==> flow/design.v <==
`timescale 1ns / 1ps
module SPI_Interface(
    input wire        SCLK,
    input wire        MOSI,
    input wire        CSN,
    input wire        rst_n,
    input wire [7:0]  reg_read_data,
    output reg        MISO,
    output reg        MISO_enable,
    output reg [9:0]  reg_address,
    output reg [7:0]  reg_write_data,
    output reg        reg_write_enable,
    output reg        reg_read_enable
);
    reg [7:0]         spi_shiftreg_current;
    reg [2:0]         state_current;
    reg [5:0]         bit_count_current;
    reg               reg_readwrite_current;
    reg               MISO_positive_edge;
    reg               MISO_enable_positive_edge;
    reg [7:0]         MISO_buffer_current;
    reg [7:0]         spi_shiftreg_next;
    reg [2:0]         state_next;
    reg [5:0]         bit_count_next;
    reg               reg_readwrite_next;
    reg               MISO_next;
    reg               MISO_enable_next;
    reg [10:0]        reg_address_next;
    reg [7:0]         reg_write_data_next;
    reg               reg_write_enable_next;
    reg               reg_read_enable_next;
    reg [7:0]         MISO_buffer_next;
    parameter [2:0]   S0_IDLE = 3'b000;
    parameter [2:0]   S1_ReadWrite = 3'b001;
    parameter [2:0]   S2_REG_ADDRESS = 3'b010;
    parameter [2:0]   S3_READ = 3'b011;
    parameter [2:0]   S4_WRITE = 3'b100;
    always @(posedge SCLK or negedge rst_n) begin
        if (rst_n == 1'b0) begin
            state_current <= S0_IDLE;
            spi_shiftreg_current <= 8'd0;
            bit_count_current <= 6'd33;
            reg_readwrite_current <= 1'b0;
            reg_address <= 10'd0;
            MISO_positive_edge <= 1'b0;
            MISO_enable_positive_edge <= 1'b0;
            MISO_buffer_current <= 8'd0;
            reg_write_data <= 8'd0;
            reg_write_enable <= 1'b0;
            reg_read_enable <= 1'b0;
        end else begin
            state_current <= state_next;
            spi_shiftreg_current <= spi_shiftreg_next;
            bit_count_current <= bit_count_next;
            reg_readwrite_current <= reg_readwrite_next;
            reg_address <= reg_address_next;
            MISO_positive_edge <= MISO_next;
            MISO_enable_positive_edge <= MISO_enable_next;
            MISO_buffer_current <= MISO_buffer_next;
            reg_write_data <= reg_write_data_next;
            reg_write_enable <= reg_write_enable_next;
            reg_read_enable <= reg_read_enable_next;
        end
    end
    always @(negedge SCLK or negedge rst_n) begin
        if (rst_n == 1'b0) begin
            MISO <= 1'b0;
            MISO_enable <= 1'b0;
        end else begin
            MISO <= MISO_positive_edge;
            MISO_enable <= MISO_enable_positive_edge;
        end
    end
    always @(*) begin
        spi_shiftreg_next = {spi_shiftreg_current[6:0], MOSI};
    end
    always @(*) begin
        state_next = state_current;
        bit_count_next = bit_count_current;
        reg_readwrite_next = reg_readwrite_current;
        reg_address_next = reg_address;
        reg_write_data_next = reg_write_data;
        reg_write_enable_next = reg_write_enable;
        reg_read_enable_next = reg_read_enable;
        MISO_enable_next = MISO_enable_positive_edge;
        MISO_buffer_next = MISO_buffer_current;
        MISO_next = MISO_positive_edge;
        case (state_current)
            S0_IDLE: begin
                if (CSN == 1'b0) begin
                    state_next = S1_ReadWrite;
                    bit_count_next = bit_count_current - 1'b1;
                end
            end
            S1_ReadWrite: begin
                state_next = S2_REG_ADDRESS;
                reg_readwrite_next = spi_shiftreg_current[0];
                bit_count_next = bit_count_current - 1'b1;
            end
            S2_REG_ADDRESS: begin
                bit_count_next = bit_count_current - 1'b1;
                if (bit_count_current == 6'd22) begin
                    if (reg_readwrite_current == 1'b0) begin
                        state_next = S3_READ;
                    end else begin
                        state_next = S4_WRITE;
                    end
                    reg_address_next = spi_shiftreg_current[7:0];
                end
            end
            S3_READ: begin
                reg_read_enable_next = 1'b1;
                MISO_buffer_next = reg_read_data;
                bit_count_next = bit_count_current - 1'b1;
                if (bit_count_current == 6'd15) begin
                    MISO_enable_next = 1'b1;
                end else if (bit_count_current <= 6'd7 && MISO_enable_positive_edge == 1'b1) begin
                    MISO_next = MISO_buffer_current[7];
                    MISO_buffer_next = {MISO_buffer_current[6:0], 1'b0};
                end else if (bit_count_current == 6'd0) begin
                    state_next = S0_IDLE;
                    bit_count_next = 6'd33;
                    MISO_enable_next = 1'b0;
                end
            end
            S4_WRITE: begin
                reg_write_enable_next = 1'b1;
                bit_count_next = bit_count_current - 1'b1;
                if (bit_count_current == 6'd5) begin
                    reg_write_data_next = spi_shiftreg_current;
                end else if (bit_count_current == 6'd0) begin
                    state_next = S0_IDLE;
                    bit_count_next = 6'd33;
                    reg_write_enable_next = 1'b0;
                end
            end
            default: begin
                if (CSN == 1'b0) begin
                    state_next = S1_ReadWrite;
                    bit_count_next = bit_count_current - 1'b1;
                end
            end
        endcase
    end
endmodule
`timescale 1ns / 1ps
module modulator_64qam_top(
			   input wire SCLK,
			   input wire MOSI,
			   input wire CSN,
			   input wire rst_n,
			   output wire MISO,
			   output wire MISO_enable
			   );
   wire [7:0]			       reg_read_data;
   wire [9:0]			       reg_address;
   wire [7:0]			       reg_write_data;
   wire				       reg_write_enable;
   wire				       reg_read_enable;
   SPI_Interface cmd_interface(
			       .SCLK(SCLK),
			       .MOSI(MOSI),
			       .CSN(CSN),
			       .rst_n(rst_n),
			       .reg_read_data(reg_read_data),
			       .MISO(MISO),
			       .MISO_enable(MISO_enable),
			       .reg_address(reg_address),
			       .reg_write_data(reg_write_data),
			       .reg_write_enable(reg_write_enable),
			       .reg_read_enable(reg_read_enable)
			       );
   register_array memory_array(
			       .SCLK(SCLK),
			       .rst_n(rst_n),
			       .reg_address(reg_address),
			       .reg_write_data(reg_write_data),
			       .reg_write_enable(reg_write_enable),
			       .reg_read_enable(reg_read_enable),
			       .reg_read_data(reg_read_data)
			       );
endmodule  
`timescale 1ns / 1ps
module register_array(
		      input wire	 SCLK,
		      input wire	 rst_n,
		      input wire [9:0]	 reg_address,
		      input wire signed [7:0]	 reg_write_data,
		      input wire	 reg_write_enable,
		      input wire	 reg_read_enable,
		      output reg signed [7:0] reg_read_data
		      );
   reg signed [7:0]			 register_array_data_current[0:255];
   reg signed [7:0]			 register_array_data_next[0:255];
   reg signed [7:0]			 reg_read_data_next;
   integer			 i;
   integer			 j;
   always @(posedge SCLK or negedge rst_n)
     begin
	if(rst_n == 1'b0)begin
	   reg_read_data <= 8'd0;
	   for(i = 0; i <= 255; i = i + 1)begin
	      register_array_data_current[i] <= 8'd0;
	   end
	end else begin
	   reg_read_data <= reg_read_data_next;
	   for(i = 0; i <= 255; i = i + 1)begin
	      register_array_data_current[i] <= register_array_data_next[i];
	   end
	end  
     end  
   always @(*)
     begin
	reg_read_data_next = reg_read_data;
	for(j = 0; j <= 255; j = j + 1)begin
	   register_array_data_next[j] = register_array_data_current[j];
	end
	if(reg_write_enable == 1'b1)begin
	   register_array_data_next[reg_address] = reg_write_data;
	end
	if(reg_read_enable == 1'b1)begin
	   reg_read_data_next = register_array_data_current[reg_address];
	end
     end  
endmodule  
* Step by step through the tools: modulator_64qam_top
The steps from the RTL of modulator_64qam_top to its reports follow in flow order.
Lines are those of the file above, counted from 1.
Operators carry their Yosys type and port widths (W data, S select, Z words).
Cell names lack the library's common part.
Not given: -
- Design top :: modulator_64qam_top
- Clock input :: SCLK
- Cell library :: sky130hd
- Timing corner :: tt_025C_1v80

* Elaborated design
Counts by Yosys on the flattened word-level netlist (proc, flatten, opt, wreduce). Print and check cells are left out. Cells with the same type and inputs are merged into one.
- Register bits after elaboration :: 2104
- Cells after elaboration :: 1598
- Bits in read-only memories :: 0
- Output and inout bits :: 2
- Memory cells :: 0
- Clocked read ports x word width :: 0
- Input bits :: 4
- Bits in writable memories :: 0
- Latch bits :: 0
- Shift-type cells :: 0
- Bitwise operators :: 257
- $add $sub $neg :: 1
- Divide/modulo/power cells :: 0
- Magnitude comparators :: 1
- Multipliers :: 0
- Equality and inequality tests :: 269
- Reductions and logical operators :: 522
- Muxes and demuxes :: 278
** Operator list (count)
- $reduce_or A255 Y1 :: 256
- $mux W8 :: 258
- $pmux W8 S256 :: 1
- $eq A8 B8 Y1 const B :: 128
- $reduce_and A2 Y1 :: 258
- $eq A8 B7 Y1 const B :: 64
- $not A1 Y1 :: 257
- $eq A8 B6 Y1 const B :: 32
- $eq A8 B5 Y1 const B :: 16
- $eq A8 B4 Y1 const B :: 8
- $eq A8 B3 Y1 const B :: 4
- $mux W6 :: 5
- $mux W3 :: 7
- $pmux W6 S3 :: 1
- $eq A8 B2 Y1 const B :: 2
- $pmux W3 S4 :: 1
- $eq A8 B1 Y1 const B :: 1
- $logic_not A8 Y1 :: 1
- $ne A2 B2 Y1 const B :: 3
- $eq A3 B2 Y1 const B :: 2
- $reduce_and A3 Y1 :: 2
- $sub A6 B1 Y6 const B :: 1
- $le A6 B3 Y1 const B :: 1
- $eq A6 B3 Y1 const B :: 1
- $eq A6 B4 Y1 const B :: 1
- $eq A6 B5 Y1 const B :: 1
- $logic_not A6 Y1 :: 1
- $ne A5 B1 Y1 const B :: 1
Other operator kinds: 9; their cells: 14.

* Logic depth
Depth = most cells in a row (Yosys ltp): at word level without a register or memory, in the mapped netlist without a sequential cell, where the memories' decode and read muxes count.
- Depth in word-level cells :: 5
- ABC_AREA :: 1
- Mapped depth :: 19
- Depth with buffers taken out :: 17

* Synthesis result
Source: synth_stat.txt of the flow (Yosys; design flattened, memories mapped). It holds for the ABC_AREA given above (unset counts as 0); a run with the other value may have another netlist.
The area totals of this step are shown rounded.
** Cells by type
- dfrtp_1 :: count 2101, total area 5.26E+04 um^2
- nand2_1 :: count 5328, total area 2E+04 um^2
- nand3_1 :: count 1914, total area 9.58E+03 um^2
- o21ai_0 :: count 1643, total area 8.22E+03 um^2
- nor2_1 :: count 1122, total area 4.21E+03 um^2
- clkbuf_1 :: count 702, total area 2.64E+03 um^2
- inv_1 :: count 131, total area 491.722 um^2
- nand4_1 :: count 69, total area 431.664 um^2
- nor3_1 :: count 76, total area 380.365 um^2
- buf_2 :: count 72, total area 360.346 um^2
- buf_1 :: count 92, total area 345.331 um^2
- nor2_4 :: count 24, total area 270.259 um^2
- nor2_2 :: count 40, total area 250.24 um^2
- nand3_2 :: count 18, total area 180.173 um^2
- a21oi_1 :: count 35, total area 175.168 um^2
- nand2_2 :: count 19, total area 118.864 um^2
- mux2_2 :: count 8, total area 90.086 um^2
- dfstp_2 :: count 3, total area 78.826 um^2
Other cell types: 21; their cells: 76.
- Buffers :: 873
- Sequential part of the area :: 53000 um^2
- Synthesis area :: 100000 um^2
- Standard cells after synthesis :: 13473
- Mapped flip-flops :: 2106

Below are 2 stored runs of the flow (Yosys, OpenROAD; platform sky130hd) on modulator_64qam_top, each with its settings and what was measured, unordered. Constraints: input delay and output delay 20% of the set period each, output load 0.01 pF.
"allowed time less slack (worst setup path)" is the time allowed to the run's worst setup path (the clock period less input and output delay, where it has them) less its slack. Clock arrival times count: a late capture clock shortens it, a late launch clock lengthens it.
"overall power" is the tool's figure for a default switching activity; nothing was simulated.
Values from the reports are rounded here.

** Entry A
- Settings :: period_ns=4.9; CORE_UTILIZATION=50; SETUP_SLACK_MARGIN=1.4; PLACE_DENSITY_LB_ADDON=0.17; CELL_PAD_IN_SITES_GLOBAL_PLACEMENT=3; ABC_AREA=1; GPL_TIMING_DRIVEN=0; CTS_CLUSTER_DIAMETER=271; MAX_ROUTING_LAYER=met4; CAP_MARGIN=20; CORE_MARGIN=2; SLEW_MARGIN=20
- Outcome :: did not finish, placement stopped with FLW-0024

** Entry B
- Settings :: period_ns=2.66; CORE_UTILIZATION=16; HOLD_SLACK_MARGIN=0.1; CELL_PAD_IN_SITES_GLOBAL_PLACEMENT=3; TNS_END_PERCENT=75; GPL_TIMING_DRIVEN=1; GPL_ROUTABILITY_DRIVEN=0; CTS_CLUSTER_DIAMETER=181; CAP_MARGIN=20; CORE_MARGIN=2; SLEW_MARGIN=20
- Cell area after synthesis :: 97000 um^2
- Die size :: 610000 um^2
- Utilization in the final report :: 24 %
- Worst slack on setup checks :: -1.1 ns
- Total negative setup slack :: -1200 ns
- Overall power :: 110000 µW
- Allowed time less slack (worst setup path) :: 3.73 ns
- Worst path kind :: flip-flop to flip-flop
