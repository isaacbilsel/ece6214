==> flow/design.v <==
`timescale 10ns/10ps
module pipe_div(
	input wire clk,
	input wire rst_n,
	input wire signed [15:0] dividend,
	input wire signed [7:0] divisor,
	output reg signed [15:0] quotient,
	output reg signed [7:0] remainder,
	output reg ready,
	output reg error
	);
	reg signed [15:0] dividend_q;
	reg signed [7:0] divisor_q;
	reg signed [15:0] quotient_next;
	reg signed [7:0] remainder_next;
	reg ready_next;
	reg [23:0] sreg;
	reg [23:0] sreg_next;
	reg en;
	reg en_next;
	reg [4:0] counter;
	reg [4:0] counter_next;
	reg [1:0] state;
	reg [1:0] next_state;
	reg signed [15:0] dividend_p;
	reg signed [7:0] divisor_p;
	reg signed [7:0] divisor_p_next;
	reg negate_quotient;
	reg negate_quotient_next;
	reg negate_remainder;
	reg negate_remainder_next;
	reg error_next;
	parameter   IDLE    = 2'b00, 
				COMPUTE = 2'b01, 
				OUTPUT  = 2'b10;
	always @(posedge clk or negedge rst_n) begin
		if (!rst_n) begin
			dividend_q 	<= 0;
			divisor_q 	<= 0;
			sreg 		<= 0; 
			en 			<= 0;
			counter 	<= 0;
			state 		<= IDLE;
			dividend_p 	<= 0;
			ready 		<= 0;
			quotient 	<= 0;
			remainder 	<= 0;
			error		<= 0;
		end
		else begin
			dividend_q 	<= dividend;
			divisor_q 	<= divisor;
			quotient 	<= quotient_next;
			remainder 	<= remainder_next;
			en 			<= en_next;
			counter 	<= counter_next;
			state 		<= next_state;
			sreg		<= sreg_next;
			ready		<= ready_next;
			divisor_p 	<= divisor_p_next;
			error 		<= error_next;
			negate_quotient  <= negate_quotient_next;
			negate_remainder <= negate_remainder_next;
		end
	end
	always @(*) begin
		error_next = error;
		ready_next = ready;
		quotient_next = quotient;
		remainder_next = remainder;
		sreg_next = sreg;
		en_next = en;
		counter_next = counter + 1;
		negate_quotient_next = negate_quotient;
		negate_remainder_next = negate_remainder;
		divisor_p_next = divisor_p;
		case (state)
			IDLE: begin
				if ((divisor_q == 0) && (dividend_q == 0)) 
					next_state = IDLE;
				else if (divisor_q == 0) begin
					error_next = 1'b1;
					next_state = IDLE;
				end
				else begin
					negate_quotient_next = dividend_q[15] ^ divisor_q[7];
					negate_remainder_next = dividend_q[15];
					if (dividend_q[15]) dividend_p = -dividend_q;
					else dividend_p = dividend_q;
					if (divisor_q[7]) divisor_p_next = -divisor_q;
					else divisor_p_next = divisor_q;
					counter_next = 0;
					sreg_next = {8'h00, dividend_p};
					if (sreg[23:15] >= divisor_p_next) en_next = 1'b1; 		 
					else en_next = 1'b0;
					next_state = COMPUTE;
				end
			end
			COMPUTE: begin
				if (counter == 16) begin
					next_state = OUTPUT;
					counter_next = 0;
					quotient_next = sreg_next[15:0];		 
					remainder_next = sreg_next[23:16];		 
					if (negate_quotient) quotient_next = -quotient_next;
					if (negate_remainder) remainder_next = -remainder_next;
					ready_next = 1'b1;
				end
				else begin
					if (en) sreg_next[23:15] = (sreg[23:15] - divisor_p);	 
					sreg_next = (sreg_next << 1) + en;
					if (sreg_next[23:15] >= divisor_p) en_next = 1'b1;		 
					else en_next = 1'b0;
					next_state = COMPUTE;
				end
			end
			OUTPUT: begin
				ready_next = 1'b0; 
				next_state = IDLE;
			end
			default: next_state = IDLE;
		endcase
	end
endmodule
[From RTL to reports: pipe_div]
The steps from the RTL of pipe_div to its reports follow in flow order.
Line numbers count from 1 in the design file above.
Operators: Yosys type, input widths -> output width; for muxes data width and select width s.
Library cell names are shortened.
The mark n/a stands for no value.
Design
  top: pipe_div
  clock input: clk
  standard-cell library: sky130hd
  library corner: tt_025C_1v80

[Word-level counts]
Source: Yosys, flattened and elaborated, memories not mapped. Widths are those after wreduce. Registers that Yosys merges into a memory's read port (data or address) are not register bits. Print and check cells do not count. Equal cells are merged and count once.
Storage and ports
  register bits after elaboration: 92
  bits of input ports: 26
  output and inout port bits: 26
Cells by class
  $add $sub $neg: 7
  order comparisons: 2
  eq/ne operators: 7
  mux-type cells: 30
  bitwise gates (word level): 3
  reduce/logical cells: 11
Operators with widths (count)
  $mux 24: 3
  $mux 8: 8
  $pmux 24 s2: 1
  $neg 16->16: 2
  $mux 16: 2
  $add 24x1->24: 1
  $ge 9x8->1: 2
  $logic_not 16->1: 1
  $neg 8->8: 2
  $mux 5: 3
  $pmux 5 s2: 1
  $ne 2x2->1 const B: 4
  $reduce_and 4->1: 2
  $sub 8x8->8: 1
  $logic_not 8->1: 1
  $mux 1: 8
  $add 5x1->5 const B: 1
  $eq 5x5->1 const B: 1
  $reduce_and 2->1: 2
  $reduce_bool 2->1: 2
  $pmux 2 s2: 1
  $pmux 1 s2: 2
  $reduce_and 3->1: 1
  $not 1->1: 2
  $eq 2x1->1 const B: 1
  $eq 2x2->1 const B: 1
  $logic_not 2->1: 1
  $mux 2: 1
Other operator kinds: 2; their cells: 2.

[Depth]
Depth = most cells in a row (Yosys ltp): at word level without a register or memory, in the mapped netlist without a sequential cell, where the memories' decode and read muxes count.
Logic depth
  depth after elaboration: 10
  ABC_AREA: 0
  gate-level depth with buffers: 13
  depth with buffers taken out: 13

[Netlist]
The flow's flattened synthesis, as Yosys stat reports it; memories are mapped. The netlist is that of the ABC_AREA named above (0 if unset); the other value can give another one.
Totals and module areas in this step are rounded.
Cell types
  dfrtp_1: count 82, area in all 2.05E+03 um^2
  ha_1: count 29, area in all 362.848 um^2
  edfxtp_1: count 10, area in all 300.288 um^2
  nand2_1: count 77, area in all 289.027 um^2
  o21ai_0: count 54, area in all 270.259 um^2
  xor2_1: count 25, area in all 218.96 um^2
  xnor2_1: count 19, area in all 166.41 um^2
  mux2i_1: count 13, area in all 130.125 um^2
  inv_1: count 30, area in all 112.608 um^2
  o31ai_1: count 14, area in all 105.101 um^2
  a21oi_1: count 20, area in all 100.096 um^2
  nor2_1: count 19, area in all 71.318 um^2
  clkbuf_1: count 15, area in all 56.304 um^2
  mux2_2: count 5, area in all 56.304 um^2
  or3_1: count 8, area in all 50.048 um^2
  nor2b_1: count 7, area in all 43.792 um^2
  a32o_1: count 4, area in all 40.038 um^2
  nand2b_1: count 6, area in all 37.536 um^2
Not listed: further types 39, cells in them 57.
Synthesis totals
  cells in the netlist: 494
  cell area after synthesis: 4930 um^2
  flip-flops: 93
  buffers: 17

[Timing after synthesis]
OpenSTA on the mapped netlist: ideal clock, no wires. The path of least setup slack (recovery checks aside). Input and output delay are each 20% of the period. Register names are those of the netlist, which keeps one name where synthesis merged equal registers.
Timing after synthesis
  path kind: reg-to-reg
  start: reg sreg[15]
  end: reg en
  clock period: 3.53 ns
  setup time: 0.134 ns
  data arrival time: 2.758 ns
  setup slack: 0.638 ns
  delay of the path: 2.892 ns
  stages on the path: 14
  buffers on the path: 0
  period reached after synthesis: 2.892 ns
"delay of the path" is the arrival time less input delay plus setup time.
"stages on the path" counts driving pins, that of a launching flip-flop among them; a cell with two outputs on the path counts twice.
"period reached after synthesis" is the clock period less the worst setup slack; recovery checks do not enter. This is arithmetic on one report: input and output delays are still those of the set period (20% each).
The rows between start and end are the longest chain of elaborated cells between them; the timing report does not say that the signal goes this way. Where chains are equally long, one stands for them.
Each line given opens the expression or statement behind the cell; cells for indexed reads and writes are added by Yosys, which also makes memories of some case tables.
On the way, after synthesis
  cell sequence: dfrtp_1 inv_1 ha_1 inv_1 fa_1 a21o_1 a21oi_1 xnor2_1 mux2_2 ha_1 a211oi_1 o21ai_0 a2111oi_0 a21oi_1
  cells in the longest elaborated chain: 9
RTL lines, path after synthesis
  from (decl): RTL line 17  | reg [23:0] sreg;
  from (assign): RTL line 40  | sreg <= 0;
  from (assign): RTL line 58  | sreg <= sreg_next;
  $sub 8x8->8: RTL line 110  | if (en) sreg_next[23:15] = (sreg[23:15] - divisor_p);
  $mux 8: RTL line 110
  $mux 8: RTL line 100  | if (counter == 16) begin
  $mux 8: RTL line 77  | case (state)
  $add 24x1->24: RTL line 111  | sreg_next = (sreg_next << 1) + en;
  $ge 9x8->1: RTL line 112  | if (sreg_next[23:15] >= divisor_p) en_next = 1'b1;
  $mux 1: RTL line 112
  $mux 1: RTL line 100
  $pmux 1 s2: RTL line 77
  to (assign): RTL line 41  | en <= 0;
  to (assign): RTL line 55  | en <= en_next;
  to (decl): RTL line 19  | reg en;

[Path in the finished layout]
Path of least setup slack in the final report of flow run 1 (OpenROAD, finished layout, wires in). Where an end is a register, its clock arrival counts in the times.
Timing post-layout
  path kind: reg-to-reg
  start: reg sreg[15]
  end: reg en
  clock period: 2.63 ns
  setup time: 0.12 ns
  data arrival time: 3.01 ns
  setup slack: -0.15 ns
  stages on the path: 14
  buffers on the path: 0
The rows between start and end are the longest chain of elaborated cells between them; the timing report does not say that the signal goes this way. Where chains are equally long, one stands for them.
On the way, post-layout
  cell sequence: dfrtp_1 inv_4 ha_4 inv_2 fa_2 a21o_1 a21oi_2 xnor2_1 mux2_4 ha_4 a211oi_2 o21ai_1 a2111oi_2 a21oi_1
  cells in the longest elaborated chain: 9
RTL lines, path post-layout
  from (decl): RTL line 17  | reg [23:0] sreg;
  from (assign): RTL line 40  | sreg <= 0;
  from (assign): RTL line 58  | sreg <= sreg_next;
  $sub 8x8->8: RTL line 110  | if (en) sreg_next[23:15] = (sreg[23:15] - divisor_p);
  $mux 8: RTL line 110
  $mux 8: RTL line 100  | if (counter == 16) begin
  $mux 8: RTL line 77  | case (state)
  $add 24x1->24: RTL line 111  | sreg_next = (sreg_next << 1) + en;
  $ge 9x8->1: RTL line 112  | if (sreg_next[23:15] >= divisor_p) en_next = 1'b1;
  $mux 1: RTL line 112
  $mux 1: RTL line 100
  $pmux 1 s2: RTL line 77
  to (assign): RTL line 41  | en <= 0;
  to (assign): RTL line 55  | en <= en_next;
  to (decl): RTL line 19  | reg en;

Lab notebook: pipe_div

Measured results for pipe_div: 2 stored runs of the Yosys and OpenROAD flow on sky130hd. The settings differ; the order carries no meaning. The constraints put input and output delay at 20% of the set period each and load the outputs with 0.01 pF.
"period achieved" = clock period - worst setup slack. The figure is calculated, with input and output delays left at 20% of the set period.
"worst path time": the worst setup path's part of the clock period (all of it between registers, 20% less for each end at a port) less its slack. A launch clock that arrives late makes it longer, a capture clock that arrives late makes it shorter.
"total power after layout" is the tool's figure for a default switching activity; nothing was simulated.
Values from the reports are rounded here.

==> flow run 1: settings <==
{ "period_ns": 2.63, "CORE_UTILIZATION": 25, "SETUP_SLACK_MARGIN": 0.07, "PLACE_DENSITY_LB_ADDON": 0.22, "HOLD_SLACK_MARGIN": 0.09, "CELL_PAD_IN_SITES_GLOBAL_PLACEMENT": 1, "TNS_END_PERCENT": 70, "ABC_AREA": 0, "GPL_TIMING_DRIVEN": 0, "GPL_ROUTABILITY_DRIVEN": 1, "MAX_ROUTING_LAYER": "met5", "CAP_MARGIN": 20, "CORE_MARGIN": 2, "SLEW_MARGIN": 20 }
==> flow run 1: results <==
post-route setup TNS: -0.148 ns
smallest setup slack: -0.148 ns
period achieved: 2.778 ns
utilization of the finished layout: 32.2%
worst path time: 2.78 ns
class of the worst setup path: reg-to-reg
chip area after synthesis (Yosys): 4930 um^2
standard-cell area of the final layout: 6240 um^2
area of the die: 20900 um^2
total power after layout: 3030 µW

==> flow run 2: settings <==
{ "period_ns": 2.94, "CORE_UTILIZATION": 41, "CAP_MARGIN": 20, "CORE_MARGIN": 2, "SLEW_MARGIN": 20 }
==> flow run 2: results <==
post-route setup TNS: 0.000 ns
smallest setup slack: 0.178 ns
period achieved: 2.762 ns
utilization of the finished layout: 50.9%
worst path time: 2.76 ns
class of the worst setup path: reg-to-reg
chip area after synthesis (Yosys): 4930 um^2
standard-cell area of the final layout: 6030 um^2
area of the die: 12900 um^2
total power after layout: 2650 µW
